==> flow/design.v <==
package GLOBAL_PARAM;
    localparam  DATA_W  = 8;     
    localparam  RES_W   = 32;    
    localparam  TAIL_W  = RES_W - DATA_W;
    localparam  IDX_W   = 4;     
    localparam  BATCH   = 32;    
    localparam  DDR_W   = 256;
    localparam  DDR_ADDR_W  = 32;
    localparam  BURST_W     = 16;
    function integer bw;
        input integer depth;
        depth = depth - 1;
        for (bw=0; depth>0; bw=bw+1)
            depth = depth >> 1;
    endfunction
endpackage
package INS_CONST;
    localparam INST_W       = 64;
    localparam LT_F_CONV    = 4'b0000;
    localparam LT_F_FC      = 4'b0001;
    localparam LT_B_CONV    = 4'b0010;
    localparam LT_B_FC      = 4'b0011;
    localparam LT_U_CONV    = 4'b0100;
    localparam LT_U_FC      = 4'b0101;
    localparam RD_OP_D      = 4'b0000;   
    localparam RD_OP_G      = 4'b0001;   
    localparam RD_OP_DW     = 4'b0100;   
    localparam RD_OP_DB     = 4'b0101;   
    localparam RD_OP_TW     = 4'b0110;   
    localparam RD_OP_TB     = 4'b0111;   
    localparam WR_OP_D      = 4'b0000;
    localparam WR_OP_W      = 4'b1000;
    localparam WR_OP_B      = 4'b1010;
    localparam WR_OP_TW     = 4'b1001;
    localparam WR_OP_TB     = 4'b1011;
    function [63: 0] INS_CONF;
        input   [3 : 0] layer_type;
        input   pooling, relu;
        input   [3 : 0] in_ch_seg, out_ch_seg;
        input   [7 : 0] in_img_width, out_img_width;
        begin
            INS_CONF = {2'b11, layer_type, pooling, relu, in_ch_seg, out_ch_seg, 
                in_img_width, out_img_width, 32'd0};
        end
    endfunction
    function [63: 0] INS_LOAD;
        input   [3 : 0] load_type;
        input   [5 : 0] buf_id;
        input   [7 : 0] size;
        input   [11: 0] p_size;  
        input   [31: 0] st_addr;
        begin
            INS_LOAD = {2'b00, load_type, buf_id, p_size, size, st_addr};
        end
    endfunction
    function [63: 0] INS_CALC;
        input   cut_y, is_new;
        input   [5 : 0] pe_id;
        input   [3 : 0] pad_code;
        input   [7 : 0] pix_num;
        input   [7 : 0] index_num;
        begin
            INS_CALC = {2'b01, 2'b00, cut_y, is_new, pe_id, pad_code, pix_num, index_num, 32'd0};
        end
    endfunction
    function [63: 0] INS_SAVE;
        input   [3 : 0] save_type;
        input   [5 : 0] buf_id;
        input   [11: 0] size;    
        input   [7 : 0] shift;
        input   [31: 0] st_addr;        
        reg     [7 : 0] temp;
        begin
            INS_SAVE = {2'b10, save_type, buf_id, size, shift, st_addr};
        end
    endfunction
endpackage
(* use_dsp = "yes" *) module MAC_DSP# (
    parameter SIZEIN = 16,    
    parameter SIZEOUT = 40    
    )(
    input         clk,
    input         ce,
    input         sload,
    input signed  [SIZEIN   -1:0] a,
    input signed  [SIZEIN   -1:0] b,
    output signed [SIZEOUT  -1:0] accum_out
    );
    reg signed [SIZEIN-1:0]   a_reg, b_reg;
    reg                       sload_reg;
    reg signed [2*SIZEIN-1:0] mult_reg;
    reg signed [SIZEOUT-1:0]  adder_out, old_result;
    always @(sload_reg or adder_out) begin
        if (sload_reg)
            old_result <= 0;
        else
            old_result <= adder_out;
    end
    always @(posedge clk) begin
        if (ce) begin
            a_reg     <= a;
            b_reg     <= b;
            mult_reg  <= a_reg * b_reg;
            sload_reg <= sload;
            adder_out <= old_result + mult_reg;
        end
    end
    assign accum_out = adder_out;
endmodule
module ddr_addr_gen#(
    parameter   DDR_ADDR_W  = 32,
    parameter   BURST_W     = 16
    )(
    input   clk,
    input   rst,
    input   start,
    output  done,
    input   [DDR_ADDR_W -1 : 0] st_addr,
    input   [BURST_W    -1 : 0] burst,
    input   [DDR_ADDR_W -1 : 0] step,
    input   [BURST_W    -1 : 0] burst_num,
    output  [DDR_ADDR_W -1 : 0] ddr_addr,
    output  [BURST_W    -1 : 0] ddr_size,
    output                      ddr_addr_valid,
    input                       ddr_addr_ready
    );
    reg     [BURST_W    -1 : 0] burst_r;
    reg     [DDR_ADDR_W -1 : 0] step_r;
    reg     [BURST_W    -1 : 0] burst_num_r;
    reg     [DDR_ADDR_W -1 : 0] ddr_addr_r;
    reg     [BURST_W    -1 : 0] burst_cnt_r;
    reg     done_r;
    reg     ddr_addr_valid_r;
    always @ (posedge clk) begin
        if (rst) begin
            burst_r     <= 0;
            step_r      <= 0;
            burst_num_r <= 0;
        end
        else if (start) begin
            burst_r     <= burst;    
            step_r      <= step;     
            burst_num_r <= burst_num;
        end
    end   
    always @ (posedge clk) begin
        if (start) begin
            ddr_addr_r <= st_addr;
            burst_cnt_r<= 0;
        end
        else if (ddr_addr_ready && burst_cnt_r < burst_num_r) begin
            ddr_addr_r <= ddr_addr_r + step_r;
            burst_cnt_r<= burst_cnt_r + 1;
        end
    end
    always @ (posedge clk) begin
        if (rst) begin
            ddr_addr_valid_r <= 1'b0;
        end
        else if (start) begin
            ddr_addr_valid_r <= 1'b1;
        end
        else if (burst_cnt_r == burst_num_r && ddr_addr_ready) begin
            ddr_addr_valid_r <= 1'b0;
        end
    end
    always @ (posedge clk) begin
        if (rst) begin
            done_r <= 1'b1;
        end
        else if (start) begin
            done_r <= 1'b0;
        end
        else if (burst_cnt_r >= burst_num_r) begin
            done_r <= 1'b1;
        end
    end
    assign  done            = done_r;
    assign  ddr_addr        = ddr_addr_r;
    assign  ddr_size        = burst_r;
    assign  ddr_addr_valid  = ddr_addr_valid_r;
endmodule
## From RTL to reports: ddr_addr_gen

What the tools print for ddr_addr_gen, step after step.
Lines are those of the file above, counted from 1.
Library cell names are shortened.
A cell with -- has no value.

| design | value |
|---|---|
| design top | ddr_addr_gen |
| clock | clk |
| standard-cell library | sky130hd |
| timing corner | tt_025C_1v80 |

## Word level

Yosys after proc, flatten, opt, wreduce and memory -nomap, before mapping. Memory bits, and registers merged into a memory's read port (data or address), are not among the register bits. Print and check cells are not counted. Equal cells are merged and count once.

| storage and ports | value |
|---|---|
| register bits after elaboration | 114 |
| input bits | 100 |
| output and inout port bits | 50 |
| cells after elaboration | 23 |

| operators by class | value |
|---|---|
| add/sub/neg operators | 2 |
| order comparisons | 2 |
| equal/unequal tests | 1 |
| mux-type cells | 6 |
| reductions and logical operators | 5 |

Operators with widths:

| operator | count |
|---|---|
| 32-bit 2-to-1 mux | 2 |
| 32-bit adder | 1 |
| 16-bit by 1-bit adder with 16-bit output with constant B | 1 |
| 16-bit greater-or-equal comparator | 1 |
| 16-bit < comparator | 1 |
| 16-bit equality test | 1 |
| 2-bit nonzero test | 3 |
| 1-bit 2-to-1 mux | 4 |
| 1-bit logical AND | 2 |

## Logic depth

Longest topological path by Yosys (ltp), each cell counted once; first at word level (registers and memories cut), then after technology mapping (sequential cells cut; the memories' decode and read muxes count).

| logic depth | value |
|---|---|
| depth after elaboration | 4 |
| ABC_AREA | 0 |
| gate-level depth with buffers | 11 |
| depth with buffers taken out | 9 |

## Netlist

Yosys stat after the flow's synthesis: flattened, memories mapped to cells. It holds for the ABC_AREA given above (unset counts as 0); a run with the other value may have another netlist.
Totals and module areas in this step are rounded.

| mapped netlist | value |
|---|---|
| standard cells after synthesis | 714 |
| cell area after synthesis | 0.006563 mm^2 |
| sequential area | 0.002602 mm^2 |
| flip-flop cells | 114 |
| buffers | 36 |

Cells by type:

| type | count | total area (um^2) |
|---|---|---|
| dfxtp_1 | 82 | 1.64E+03 |
| edfxtp_1 | 32 | 960.922 |
| mux2i_1 | 65 | 650.624 |
| ha_1 | 48 | 600.576 |
| nor2_1 | 89 | 334.07 |
| a21oi_1 | 55 | 275.264 |
| o21ai_0 | 39 | 195.187 |
| nand2_1 | 42 | 157.651 |
| o31ai_1 | 19 | 142.637 |
| clkbuf_1 | 30 | 112.608 |
| or4_1 | 14 | 105.101 |
| xor2_1 | 12 | 105.101 |
| a21o_1 | 12 | 90.086 |
| inv_1 | 24 | 90.086 |
| nand3_1 | 16 | 80.077 |
| xnor2_1 | 8 | 70.067 |
| nand4_1 | 11 | 68.816 |
| mux2_2 | 6 | 67.565 |

Other cell types: 41; their cells: 110.

## Path before layout

OpenSTA on the mapped netlist: ideal clock, no wires. The path of least setup slack (recovery checks aside). Input and output delay are each 20% of the period. Register names are those of the netlist, which keeps one name where synthesis merged equal registers.

| timing path after synthesis | value |
|---|---|
| path type | register to register |
| start point | register ddr_addr_r[0] |
| end point | register ddr_addr_r[30] |
| period | 3130 ps |
| setup time | 255 ps |
| time at the first pin | 0 ps |
| arrival time | 2684 ps |
| data required time | 2875 ps |
| slack | 191 ps |
| delay of the path | 2939 ps |
| stages on the path | 10 |
| path buffers | 0 |
| synthesis period reached | 2939 ps |

"delay of the path" is the arrival time less input delay plus setup time.
"stages on the path": output pins that drive a net of the path, with the launching flip-flop's if there is one; two outputs of one cell count as two.
"synthesis period reached" is the clock period less the worst setup slack; recovery checks do not enter. This is arithmetic on one report: input and output delays are still those of the set period (20% each).
The rows between start and end are the longest chain of elaborated cells between them; the timing report does not say that the signal goes this way. Where chains are equally long, one stands for them.
Each line given opens the expression or statement behind the cell; cells for indexed reads and writes are added by Yosys, which also makes memories of some case tables.

| on the way, after synthesis | value |
|---|---|
| path through | edfxtp_1 ha_1 fa_1 a211oi_2 o21ai_2 a2111oi_4 nand3b_1 a21oi_2 or4_1 and3_1 |
| cells in the longest elaborated chain | 3 |
| elaborated cells between the ends (all ways) | 3 |
| RTL lines with such cells | 3 |

Ends and longest elaborated chain, after synthesis:

| what | line | RTL |
|---|---|---|
| from (decl) | 130 | `reg     [DDR_ADDR_W -1 : 0] ddr_addr_r;` |
| from (assign) | 148 | `ddr_addr_r <= st_addr;` |
| from (assign) | 152 | `ddr_addr_r <= ddr_addr_r + step_r;` |
| 32-bit adder | 152 |  |
| 32-bit 2-to-1 mux | 151 | `else if (ddr_addr_ready && burst_cnt_r < burst_num_r) begin` |
| 32-bit 2-to-1 mux | 147 | `if (start) begin` |
| to (assign) | 148 |  |
| to (assign) | 152 |  |
| to (decl) | 130 |  |

## Path in the finished layout

Path of least setup slack in the final report of stored run 1 (OpenROAD, finished layout, wires in). Where an end is a register, its clock arrival counts in the times.
The report prints the path's times to 10 ps; the period is as set.

| timing path after layout | value |
|---|---|
| path type | register to register |
| start point | register ddr_addr_r[0] |
| end point | register ddr_addr_r[28] |
| period | 1930 ps |
| setup time | 250 ps |
| time at the first pin | 410 ps |
| arrival time | 3020 ps |
| data required time | 2100 ps |
| slack | -920 ps |
| stages on the path | 12 |
| path buffers | 2 |

The rows between start and end are the longest chain of elaborated cells between them; the timing report does not say that the signal goes this way. Where chains are equally long, one stands for them.

| on the way, after layout | value |
|---|---|
| path through | edfxtp_1 ha_2 fa_2 a211oi_4 o21ai_2 a2111oi_4 buf_4 buf_6 a2111oi_4 o31ai_2 xnor2_1 mux2_2 |
| cells in the longest elaborated chain | 3 |
| elaborated cells between the ends (all ways) | 3 |
| RTL lines with such cells | 3 |

Ends and longest elaborated chain, after layout:

| what | line | RTL |
|---|---|---|
| from (decl) | 130 | `reg     [DDR_ADDR_W -1 : 0] ddr_addr_r;` |
| from (assign) | 148 | `ddr_addr_r <= st_addr;` |
| from (assign) | 152 | `ddr_addr_r <= ddr_addr_r + step_r;` |
| 32-bit adder | 152 |  |
| 32-bit 2-to-1 mux | 151 | `else if (ddr_addr_ready && burst_cnt_r < burst_num_r) begin` |
| 32-bit 2-to-1 mux | 147 | `if (start) begin` |
| to (assign) | 148 |  |
| to (assign) | 152 |  |
| to (decl) | 130 |  |

==> results <==
Design ddr_addr_gen on sky130hd. What follows are 2 stored runs of the flow, each under its own settings; their order means nothing. The constraints put input and output delay at 20% of the set period each and load the outputs with 0.01 pF.
"achieved clock period" means the clock period less the worst setup slack. The figure is calculated, with input and output delays left at 20% of the set period.
By "allowed time less slack (worst setup path)" is meant the share of the clock period that the worst setup path is allowed (20% is reserved at inputs, 20% at outputs), minus its slack. Clock arrival times at its registers enter into it.
"total power of the final layout" is the tool's figure for a default switching activity; nothing was simulated.
"allowed time less slack (worst setup path)" is known to 10 ps.
The measured numbers are rounded.

#### Stored run 1

| setting | value |
|---|---|
| period_ns | `1.93` |
| CAP_MARGIN | `20` |
| CORE_MARGIN | `2` |
| CORE_UTILIZATION | `40` |
| SLEW_MARGIN | `20` |

| result | value |
|---|---|
| netlist area reported by Yosys | 0.006563 mm^2 |
| total die area | 0.01745 mm^2 |
| allowed time less slack (worst setup path) | 2850 ps |
| class of the worst setup path | register to register |
| worst setup slack after layout | -924 ps |
| total negative slack on setup checks | -34520 ps |
| post-route worst hold slack | 428 ps |
| post-layout utilization | 69.8 % |
| total power of the final layout | 0.008801 W |
| achieved clock period | 2854 ps |

#### Stored run 2

| setting | value |
|---|---|
| period_ns | `4.6` |
| CORE_UTILIZATION | `42` |
| PLACE_DENSITY_LB_ADDON | `0.26` |
| CELL_PAD_IN_SITES_GLOBAL_PLACEMENT | `1` |
| GPL_TIMING_DRIVEN | `1` |
| GPL_ROUTABILITY_DRIVEN | `1` |
| CTS_CLUSTER_SIZE | `40` |
| CTS_CLUSTER_DIAMETER | `133` |
| CAP_MARGIN | `15` |
| CORE_MARGIN | `2` |
| SLEW_MARGIN | `20` |

| result | value |
|---|---|
| netlist area reported by Yosys | 0.006563 mm^2 |
| total die area | 0.01664 mm^2 |
| allowed time less slack (worst setup path) | 3150 ps |
| class of the worst setup path | register to register |
| worst setup slack after layout | 1454 ps |
| total negative slack on setup checks | 0 ps |
| post-route worst hold slack | 491 ps |
| post-layout utilization | 57.7 % |
| total power of the final layout | 0.003353 W |
| achieved clock period | 3146 ps |
