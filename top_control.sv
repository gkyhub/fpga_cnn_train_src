==> flow/design.v <==
package GLOBAL_PARAM;
    localparam  DATA_W  = 8;     
    localparam  RES_W   = 32;    
    localparam  TAIL_W  = RES_W - DATA_W;
    localparam  IDX_W   = 4;     
    localparam  BATCH   = 32;    
    localparam  DDR_W   = 256;
    localparam  DDR_ADDR_W  = 32;
    localparam  BURST_W     = 16;
    function integer bw;
        input integer depth;
        depth = depth - 1;
        for (bw=0; depth>0; bw=bw+1)
            depth = depth >> 1;
    endfunction
endpackage
package INS_CONST;
    localparam INST_W       = 64;
    localparam LT_F_CONV    = 4'b0000;
    localparam LT_F_FC      = 4'b0001;
    localparam LT_B_CONV    = 4'b0010;
    localparam LT_B_FC      = 4'b0011;
    localparam LT_U_CONV    = 4'b0100;
    localparam LT_U_FC      = 4'b0101;
    localparam RD_OP_D      = 4'b0000;   
    localparam RD_OP_G      = 4'b0001;   
    localparam RD_OP_DW     = 4'b0100;   
    localparam RD_OP_DB     = 4'b0101;   
    localparam RD_OP_TW     = 4'b0110;   
    localparam RD_OP_TB     = 4'b0111;   
    localparam WR_OP_D      = 4'b0000;
    localparam WR_OP_W      = 4'b1000;
    localparam WR_OP_B      = 4'b1010;
    localparam WR_OP_TW     = 4'b1001;
    localparam WR_OP_TB     = 4'b1011;
    function [63: 0] INS_CONF;
        input   [3 : 0] layer_type;
        input   pooling, relu;
        input   [3 : 0] in_ch_seg, out_ch_seg;
        input   [7 : 0] in_img_width, out_img_width;
        begin
            INS_CONF = {2'b11, layer_type, pooling, relu, in_ch_seg, out_ch_seg, 
                in_img_width, out_img_width, 32'd0};
        end
    endfunction
    function [63: 0] INS_LOAD;
        input   [3 : 0] load_type;
        input   [5 : 0] buf_id;
        input   [7 : 0] size;
        input   [11: 0] p_size;  
        input   [31: 0] st_addr;
        begin
            INS_LOAD = {2'b00, load_type, buf_id, p_size, size, st_addr};
        end
    endfunction
    function [63: 0] INS_CALC;
        input   cut_y, is_new;
        input   [5 : 0] pe_id;
        input   [3 : 0] pad_code;
        input   [7 : 0] pix_num;
        input   [7 : 0] index_num;
        begin
            INS_CALC = {2'b01, 2'b00, cut_y, is_new, pe_id, pad_code, pix_num, index_num, 32'd0};
        end
    endfunction
    function [63: 0] INS_SAVE;
        input   [3 : 0] save_type;
        input   [5 : 0] buf_id;
        input   [11: 0] size;    
        input   [7 : 0] shift;
        input   [31: 0] st_addr;        
        reg     [7 : 0] temp;
        begin
            INS_SAVE = {2'b10, save_type, buf_id, size, shift, st_addr};
        end
    endfunction
endpackage
(* use_dsp = "yes" *) module MAC_DSP# (
    parameter SIZEIN = 16,    
    parameter SIZEOUT = 40    
    )(
    input         clk,
    input         ce,
    input         sload,
    input signed  [SIZEIN   -1:0] a,
    input signed  [SIZEIN   -1:0] b,
    output signed [SIZEOUT  -1:0] accum_out
    );
    reg signed [SIZEIN-1:0]   a_reg, b_reg;
    reg                       sload_reg;
    reg signed [2*SIZEIN-1:0] mult_reg;
    reg signed [SIZEOUT-1:0]  adder_out, old_result;
    always @(sload_reg or adder_out) begin
        if (sload_reg)
            old_result <= 0;
        else
            old_result <= adder_out;
    end
    always @(posedge clk) begin
        if (ce) begin
            a_reg     <= a;
            b_reg     <= b;
            mult_reg  <= a_reg * b_reg;
            sload_reg <= sload;
            adder_out <= old_result + mult_reg;
        end
    end
    assign accum_out = adder_out;
endmodule
import  INS_CONST::*;
module top_control#(
    parameter   PE_NUM  = 32
    )(
    input   clk,
    input   rst,
    input                   ins_valid,
    output                  ins_ready,
    input   [INST_W -1 : 0] ins,
    output  working,
    output                  ddr2pe_ins_valid,
    input                   ddr2pe_ins_ready,
    output  [INST_W -1 : 0] ddr2pe_ins,
    output                  pe_ins_valid,
    input                   pe_ins_ready,
    output  [INST_W -1 : 0] pe_ins,
    output                  pe2ddr_ins_valid,
    input                   pe2ddr_ins_ready,
    output  [INST_W -1 : 0] pe2ddr_ins,
    output  [3 : 0] conf_layer_type,
    output  [3 : 0] conf_in_ch_seg,
    output  [3 : 0] conf_out_ch_seg,
    output  [7 : 0] conf_in_img_width,
    output  [7 : 0] conf_out_img_width,
    output          conf_pooling, 
    output          conf_relu,
    output          conf_depool,
    output  [PE_NUM -1 : 0] switch_d,    
    output  [PE_NUM -1 : 0] switch_p,    
    output  [PE_NUM -1 : 0] switch_i,    
    output  [PE_NUM -1 : 0] switch_a,    
    output                  switch_b,
    input   [PE_NUM -1 : 0] pe_done
    );
    reg                     ddr2pe_ins_valid_r;
    reg     [INST_W -1 : 0] ddr2pe_ins_r;    
    reg                     pe_ins_valid_r;
    reg     [INST_W -1 : 0] pe_ins_r;    
    reg                     pe2ddr_ins_valid_r;
    reg     [INST_W -1 : 0] pe2ddr_ins_r;
    assign ddr2pe_ins_valid = ddr2pe_ins_valid_r;
    assign ddr2pe_ins       = ddr2pe_ins_r;    
    assign pe_ins_valid     = pe_ins_valid_r;
    assign pe_ins           = pe_ins_r;    
    assign pe2ddr_ins_valid = pe2ddr_ins_valid_r;
    assign pe2ddr_ins       = pe2ddr_ins_r;
    reg     [3 : 0] layer_type_r;
    reg     [3 : 0] in_ch_seg_r;
    reg     [3 : 0] out_ch_seg_r;
    reg     [7 : 0] in_img_width_r;
    reg     [7 : 0] out_img_width_r;
    reg     pooling_r, relu_r, depool_r;
    reg     all_done_r;
    always @ (posedge clk) begin
        all_done_r <= ddr2pe_ins_ready && pe2ddr_ins_ready && (&pe_done);
    end
    localparam  CONF_IDLE   = 2'b00;
    localparam  CONF_WAIT   = 2'b01;
    localparam  CONF_WORK   = 2'b10;
    reg     [1 : 0] conf_stat_r;
    always @ (posedge clk) begin
        if (rst) begin
            conf_stat_r <= CONF_IDLE;
        end
        else begin
            case(conf_stat_r)
            CONF_IDLE: begin
                if (ins_valid && ins[63:62] == 2'b11) begin
                    conf_stat_r <= CONF_WAIT;
                end
            end
            CONF_WAIT: begin
                if (all_done_r) begin
                    conf_stat_r <= CONF_WORK;
                end
            end
            CONF_WORK: begin
                conf_stat_r <= CONF_IDLE;
            end
            endcase
        end
    end
    always @ (posedge clk) begin
        if (conf_stat_r == CONF_WORK) begin
            layer_type_r    = ins[61:58];   
            in_ch_seg_r     = ins[55:52];    
            out_ch_seg_r    = ins[51:48];   
            in_img_width_r  = ins[47:40]; 
            out_img_width_r = ins[39:32];
            pooling_r       = (ins[61:60] == 2'b00) ? ins[57] : 1'b0;      
            relu_r          = (ins[61:60] == 2'b00) ? ins[56] : 1'b0;         
            depool_r        = (ins[61:60] == 2'b00) ? 1'b0 : ins[57];
        end
    end
    assign  conf_layer_type     = layer_type_r;   
    assign  conf_in_ch_seg      = in_ch_seg_r;    
    assign  conf_out_ch_seg     = out_ch_seg_r;   
    assign  conf_in_img_width   = in_img_width_r; 
    assign  conf_out_img_width  = out_img_width_r;
    assign  conf_pooling        = pooling_r;      
    assign  conf_relu           = relu_r;         
    assign  conf_depool         = depool_r;       
    localparam  LOAD_IDLE   = 2'b00;
    localparam  LOAD_WAIT   = 2'b01;
    localparam  LOAD_WORK   = 2'b10;
    reg     [1 : 0] load_stat_r;
    always @ (posedge clk) begin
        if (rst) begin
            load_stat_r <= LOAD_IDLE;
        end
        else begin
            case(load_stat_r)
            LOAD_IDLE: begin
                if (ins_valid && ins[63:62] == 2'b00) begin
                    load_stat_r <= LOAD_WAIT;
                end
            end
            LOAD_WAIT: begin
                if (ddr2pe_ins_ready) begin
                    load_stat_r <= LOAD_WORK;
                end
            end
            LOAD_WORK: begin
                load_stat_r <= LOAD_IDLE;
            end
            endcase
        end
    end
    always @ (posedge clk) begin
        if (rst) begin
            ddr2pe_ins_valid_r  <= 1'b0;
        end
        else if (load_stat_r == LOAD_WORK) begin
            ddr2pe_ins_valid_r  <= 1'b1;
            ddr2pe_ins_r        <= ins;
        end
        else begin
            ddr2pe_ins_valid_r  <= 1'b0;
        end
    end
    localparam  CALC_IDLE   = 2'b00;
    localparam  CALC_WAIT   = 2'b01;
    localparam  CALC_WORK   = 2'b10;
    reg     [1 : 0] calc_stat_r;
    reg     [5 : 0] pe_id_r;
    always @ (posedge clk) begin
        if (rst) begin
            calc_stat_r <= CALC_IDLE;
        end
        else begin
            case(calc_stat_r)
            CALC_IDLE: begin
                if (ins_valid && ins[63:62] == 2'b01) begin
                    calc_stat_r <= CALC_WAIT;
                end
            end
            CALC_WAIT: begin
                if (ddr2pe_ins_ready && pe_done[pe_id_r]) begin
                    calc_stat_r <= CALC_WORK;
                end
            end
            CALC_WORK: begin
                calc_stat_r <= CALC_IDLE;
            end
            endcase
        end
    end
    always @ (posedge clk) begin
        if (rst) begin
            pe_id_r <= 0;
        end
        else if (calc_stat_r == CALC_IDLE && ins_valid && ins[63:62] == 2'b01) begin
            if (layer_type_r[0]) begin
                pe_id_r <= ins[57:52];
            end
            else begin
                pe_id_r <= ins[57:52] << 2;
            end
        end
    end
    always @ (posedge clk) begin
        if (rst) begin
            pe_ins_valid_r  <= 1'b0;
        end
        else if (calc_stat_r == CALC_WORK) begin
            pe_ins_valid_r  <= 1'b1;
            pe_ins_r        <= ins;
        end
        else begin
            pe_ins_valid_r  <= 1'b0;
        end
    end
    localparam  SAVE_IDLE   = 2'b00;
    localparam  SAVE_WAIT   = 2'b01;
    localparam  SAVE_WORK   = 2'b10;
    reg     [1 : 0] save_stat_r;
    reg     [5 : 0] pe2ddr_id_r;
    always @ (posedge clk) begin
        if (rst) begin
            save_stat_r <= SAVE_IDLE;
        end
        else begin
            case(save_stat_r)
            SAVE_IDLE: begin
                if (ins_valid && ins[63:62] == 2'b10) begin
                    save_stat_r <= SAVE_WAIT;
                end
            end
            SAVE_WAIT: begin
                if (ddr2pe_ins_ready && pe_done[pe2ddr_id_r]) begin
                    save_stat_r <= SAVE_WORK;
                end
            end
            SAVE_WORK: begin
                save_stat_r <= SAVE_IDLE;
            end
            endcase
        end
    end
    always @ (posedge clk) begin
        if (rst) begin
            pe2ddr_id_r <= 0;
        end
        else if (save_stat_r == SAVE_IDLE && ins_valid && ins[63:62] == 2'b10) begin
            if (layer_type_r[0]) begin
                pe2ddr_id_r <= ins[57:52];
            end
            else begin
                pe2ddr_id_r <= ins[57:52] << 2;
            end
        end
    end
    always @ (posedge clk) begin
        if (rst) begin
            pe2ddr_ins_valid_r  <= 1'b0;
        end
        else if (save_stat_r == SAVE_WORK) begin
            pe2ddr_ins_valid_r  <= 1'b1;
            pe2ddr_ins_r        <= ins;
        end
        else begin
            pe2ddr_ins_valid_r  <= 1'b0;
        end
    end
    reg     [PE_NUM -1 : 0] switch_d_r;
    reg     [PE_NUM -1 : 0] switch_p_r;
    reg     [PE_NUM -1 : 0] switch_i_r;
    reg     [PE_NUM -1 : 0] switch_a_r;
    reg                     switch_b_r;
    always @ (posedge clk) begin
        if (rst) begin
            switch_d_r <= '0;
            switch_p_r <= '0;
            switch_i_r <= '0;
        end
        if (calc_stat_r == CALC_WORK) begin
            if (layer_type_r[0]) begin
                switch_d_r <= 1 << pe_id_r;
                switch_p_r <= 1 << pe_id_r;
                switch_i_r <= 1 << pe_id_r;
            end
            else begin
                switch_d_r <= 15 << pe_id_r;
                switch_p_r <= 15 << pe_id_r;
                switch_i_r <= 15 << pe_id_r;
            end
        end
        else begin
            switch_d_r <= '0;
            switch_p_r <= '0;
            switch_i_r <= '0;
        end
    end
    always @ (posedge clk) begin
        if (rst) begin
            switch_a_r <= '0;
        end
        else if (save_stat_r == SAVE_WORK) begin
            if (layer_type_r[0]) begin
                switch_a_r <= 1 << pe2ddr_id_r;
            end
            else begin
                switch_a_r <= 15 << pe2ddr_id_r;
            end
        end
        else if (calc_stat_r == CALC_WORK && layer_type_r[2:1] == 2'b10) begin
            if (layer_type_r[0]) begin
                switch_a_r <= 1 << pe_id_r;
            end
            else begin
                switch_a_r <= 15 << pe_id_r;
            end
        end
        else begin
            switch_a_r <= '0;
        end
    end
    always @ (posedge clk) begin
        if (rst) begin
            switch_b_r <= 1'b0;
        end
        else if (save_stat_r == SAVE_WORK && layer_type_r[2:1] == 2'b10 && ins[58]) begin
            switch_b_r <= 1'b1;
        end
        else begin
            switch_b_r <= 1'b0;
        end
    end
    assign  switch_d = switch_d_r;
    assign  switch_p = switch_p_r;
    assign  switch_i = switch_i_r;
    assign  switch_a = switch_a_r;
    assign  switch_b = switch_b_r;
    reg     ins_ready_r;
    reg     working_r;
    assign  ins_ready = (conf_stat_r == CONF_WORK || load_stat_r == LOAD_WORK ||
            calc_stat_r == CALC_WORK || save_stat_r == SAVE_WORK);
    always @ (posedge clk) begin
        if (rst) begin
            working_r <= 1'b0;
        end
        else if (ins_valid || !all_done_r) begin
            working_r <= 1'b1;
        end
        else begin
            working_r <= 1'b0;
        end
    end
    assign  working   = working_r;
endmodule
==> Tool chain data of top_control <==
Tool output for the design above, in the order of the flow.
Line numbers count from 1 in the design file above.
Library cell names are shortened.
{ "inputs": {"top": "top_control", "clk_port": "clk", "library": "sky130hd", "lib_corner": "tt_025C_1v80"} }

==> Word-level counts <==
Yosys after proc, flatten, opt, wreduce and memory -nomap, before mapping. Memory bits, and registers merged into a memory's read port (data or address), are not among the register bits. Print and check cells are not counted.
{ "bits": {"inputBits": 102, "out_inout_bits": 357, "register_bits": 313} }
{ "op_classes": {"reduce_logical": 38, "eq_ne": 20, "logic": 1, "shift": 6, "n_mux": 22} }
{ "ops": {"columns": ["op", "count"], "rows": [
  ["two-way mux 32 bit", 4],
  ["left shift 2 x 6 -> 32 bit with constant A", 2],
  ["indexed select 32 x 6 -> 1 bit", 2],
  ["left shift 5 x 6 -> 32 bit with constant A", 2],
  ["AND reduction 32 bit", 1],
  ["parallel mux 2 bit (select 3 bit)", 4],
  ["inequality test 2 bit with constant B", 8],
  ["two-way mux 2 bit", 8],
  ["logical AND 1 bit", 15],
  ["equality test 2 bit with constant B", 7],
  ["logical NOT 2 bit", 6],
  ["AND reduction 3 bit", 4],
  ["nonzero test 3 bit", 4],
  ["equality test 2 x 1 -> 1 bit with constant B", 5],
  ["AND reduction 2 bit", 3],
  ["two-way mux 6 bit", 1],
  ["two-way mux 1 bit", 5],
  ["logical OR 1 bit", 4],
  ["NOT 1 bit", 1],
  ["logical NOT 1 bit", 1]
]} }

==> Depth <==
Depth = most cells in a row (Yosys ltp): at word level without a register or memory, in the mapped netlist without a sequential cell, where the memories' decode and read muxes count.
{ "depth": {"depth_word": 4, "abc_area": 1, "mapped_depth": 10} }

==> Mapped cells and area <==
Source: synth_stat.txt of the flow (Yosys; design flattened, memories mapped). It holds for the ABC_AREA given above (unset counts as 0); a run with the other value may have another netlist.
{ "types": {"columns": ["cell_type", "count", "area_total_um2"], "rows": [
  ["edfxtp_1", 223, 6.7E+03],
  ["dfxtp_1", 94, 1.88E+03],
  ["nand2_1", 144, 540.518],
  ["buf_4", 69, 517.997],
  ["nand3_1", 87, 435.418],
  ["inv_1", 68, 255.245],
  ["a21oi_1", 47, 235.226],
  ["nor2_1", 52, 195.187],
  ["nor3_1", 34, 170.163],
  ["nand4_1", 23, 143.888],
  ["buf_2", 21, 105.101],
  ["o21ai_0", 15, 75.072],
  ["o211ai_1", 7, 52.55],
  ["nor2_2", 7, 43.792],
  ["clkbuf_1", 10, 37.536],
  ["buf_6", 3, 33.782],
  ["inv_2", 8, 30.029],
  ["o21ai_1", 6, 30.029]
]} }
Other cell types: 13; their cells: 23.
{ "synth_totals": {"buf_cells": 104, "ffs": 317, "sequential_area_mm2": 0.0085782, "cell_count": 941, "synth_area_mm2": 0.0116549} }

==> Path before layout <==
Path of least setup slack by OpenSTA after synthesis, without wires, with an ideal clock, recovery checks aside; 20% of the period is set as input and as output delay. Where synthesis merged equal registers, the netlist keeps one of their names.
{ "synth_path": {"path_kind": "input-to-reg", "from": "input port rst", "to": "register ddr2pe_ins_r[0]", "input_delay_ns": 1.454, "path_slack_ns": 2.242, "driving_pins": 3, "period_ns": 7.27, "arrival_time_ns": 4.542, "n_path_buf": 2, "path_delay_ns": 3.575, "period_less_setup_slack_ns": 5.028} }
"path_delay_ns" is the arrival time less input delay plus setup time.
"driving_pins" counts driving pins, that of a launching flip-flop among them; a cell with two outputs on the path counts twice.
"period_less_setup_slack_ns" is the clock period less the worst setup slack; recovery checks do not enter. This is arithmetic on one report: input and output delays are still those of the set period (20% each).
The rows between start and end are the longest chain of elaborated cells between them; the timing report does not say that the signal goes this way. Where chains are equally long, one stands for them.
A line is the first line of the expression or statement that the cell stems from. Yosys adds cells for indexed reads and writes and turns some case tables into memories.
{ "synth_via": {"path_cell_list": "clkbuf_1 clkbuf_1 nor2_1", "elab_chain_len": 2, "cells_between": 2, "cone_lines": 0, "classes_between": "logic: 1; reduce/logical: 1"} }
{ "synth_rtl": {"columns": ["item", "line_no", "rtl"], "rows": [
  ["start: declaration", 115, "input   rst,"],
  ["NOT 1 bit", null, null],
  ["AND reduction 2 bit", null, null],
  ["end: assignment", 244, "ddr2pe_ins_r        <= ins;"],
  ["end: declaration", 145, "reg     [INST_W -1 : 0] ddr2pe_ins_r;"]
]} }

==> Worst path after layout <==
Path of least setup slack in the final report of entry A (OpenROAD, finished layout, wires in). Where an end is a register, its clock arrival counts in the times.
{ "layout_path": {"path_kind": "reg-to-output", "from": "register calc_stat_r", "to": "output port ins_ready", "period_ns": 6.4, "path_slack_ns": 2.97, "arrival_time_ns": 2.15, "driving_pins": 4, "out_delay_ns": 1.28, "n_path_buf": 1} }
Where an end lacks its bit number, it is one bit of the signal, or one of the new flip-flops if synthesis recoded a state register.
At most two assigning lines are given for a register; there are more.
{ "layout_via": {"path_cell_list": "dfxtp_1 inv_2 nand4_1 clkdlybuf4s50_1"} }
{ "layout_rtl": {"columns": ["item", "line_no", "rtl"], "rows": [
  ["start: declaration", 253, "reg     [1 : 0] calc_stat_r;"],
  ["start: assignment", 257, "calc_stat_r <= CALC_IDLE;"],
  ["start: assignment", 263, "calc_stat_r <= CALC_WAIT;"],
  ["end: declaration", 117, "output                  ins_ready,"]
]} }
Chain of elaborated cells between the ends: none given.

Wiki page: top_control / flow data

top_control through Yosys and OpenROAD on sky130hd: 2 stored runs, unordered, with their settings and measured results. The constraints put input and output delay at 20% of the set period each and load the outputs with 0.01 pF.
"fin_power_mw": no workload was simulated; the value follows from the tool's default switching activity.
[
  {
    "run": "entry A",
    "settings": { "period_ns": 6.4, "CORE_UTILIZATION": 22, "SETUP_SLACK_MARGIN": -0.48, "CORE_MARGIN": 7, "CELL_PAD_IN_SITES_GLOBAL_PLACEMENT": 0, "ABC_AREA": 1, "CTS_CLUSTER_DIAMETER": 285, "SLEW_MARGIN": 30, "MIN_ROUTING_LAYER": "met2", "MAX_ROUTING_LAYER": "met5", "CAP_MARGIN": 20 },
    "results": { "synth_chip_area_mm2": 0.0116549, "design.die.area_mm2": 0.0596165, "layout_stdcell_area_mm2": 0.0177207, "setup_ws_ns": 2.969, "total_negative_slack_ns": 0.000, "fin_power_mw": 4.540 }
  },
  {
    "run": "entry B",
    "settings": { "period_ns": 4.89, "CORE_UTILIZATION": 50, "SETUP_SLACK_MARGIN": 0.0, "PLACE_DENSITY_LB_ADDON": 0.03, "CELL_PAD_IN_SITES_GLOBAL_PLACEMENT": 0, "ABC_AREA": 1, "GPL_TIMING_DRIVEN": 1, "CTS_CLUSTER_SIZE": 29, "CTS_CLUSTER_DIAMETER": 217, "SLEW_MARGIN": 35, "MIN_ROUTING_LAYER": "met1", "CAP_MARGIN": 20, "CORE_MARGIN": 2 },
    "results": { "synth_chip_area_mm2": 0.0116549, "design.die.area_mm2": 0.0245471, "layout_stdcell_area_mm2": 0.0164746, "setup_ws_ns": 1.858, "total_negative_slack_ns": 0.000, "fin_power_mw": 4.552 }
  }
]
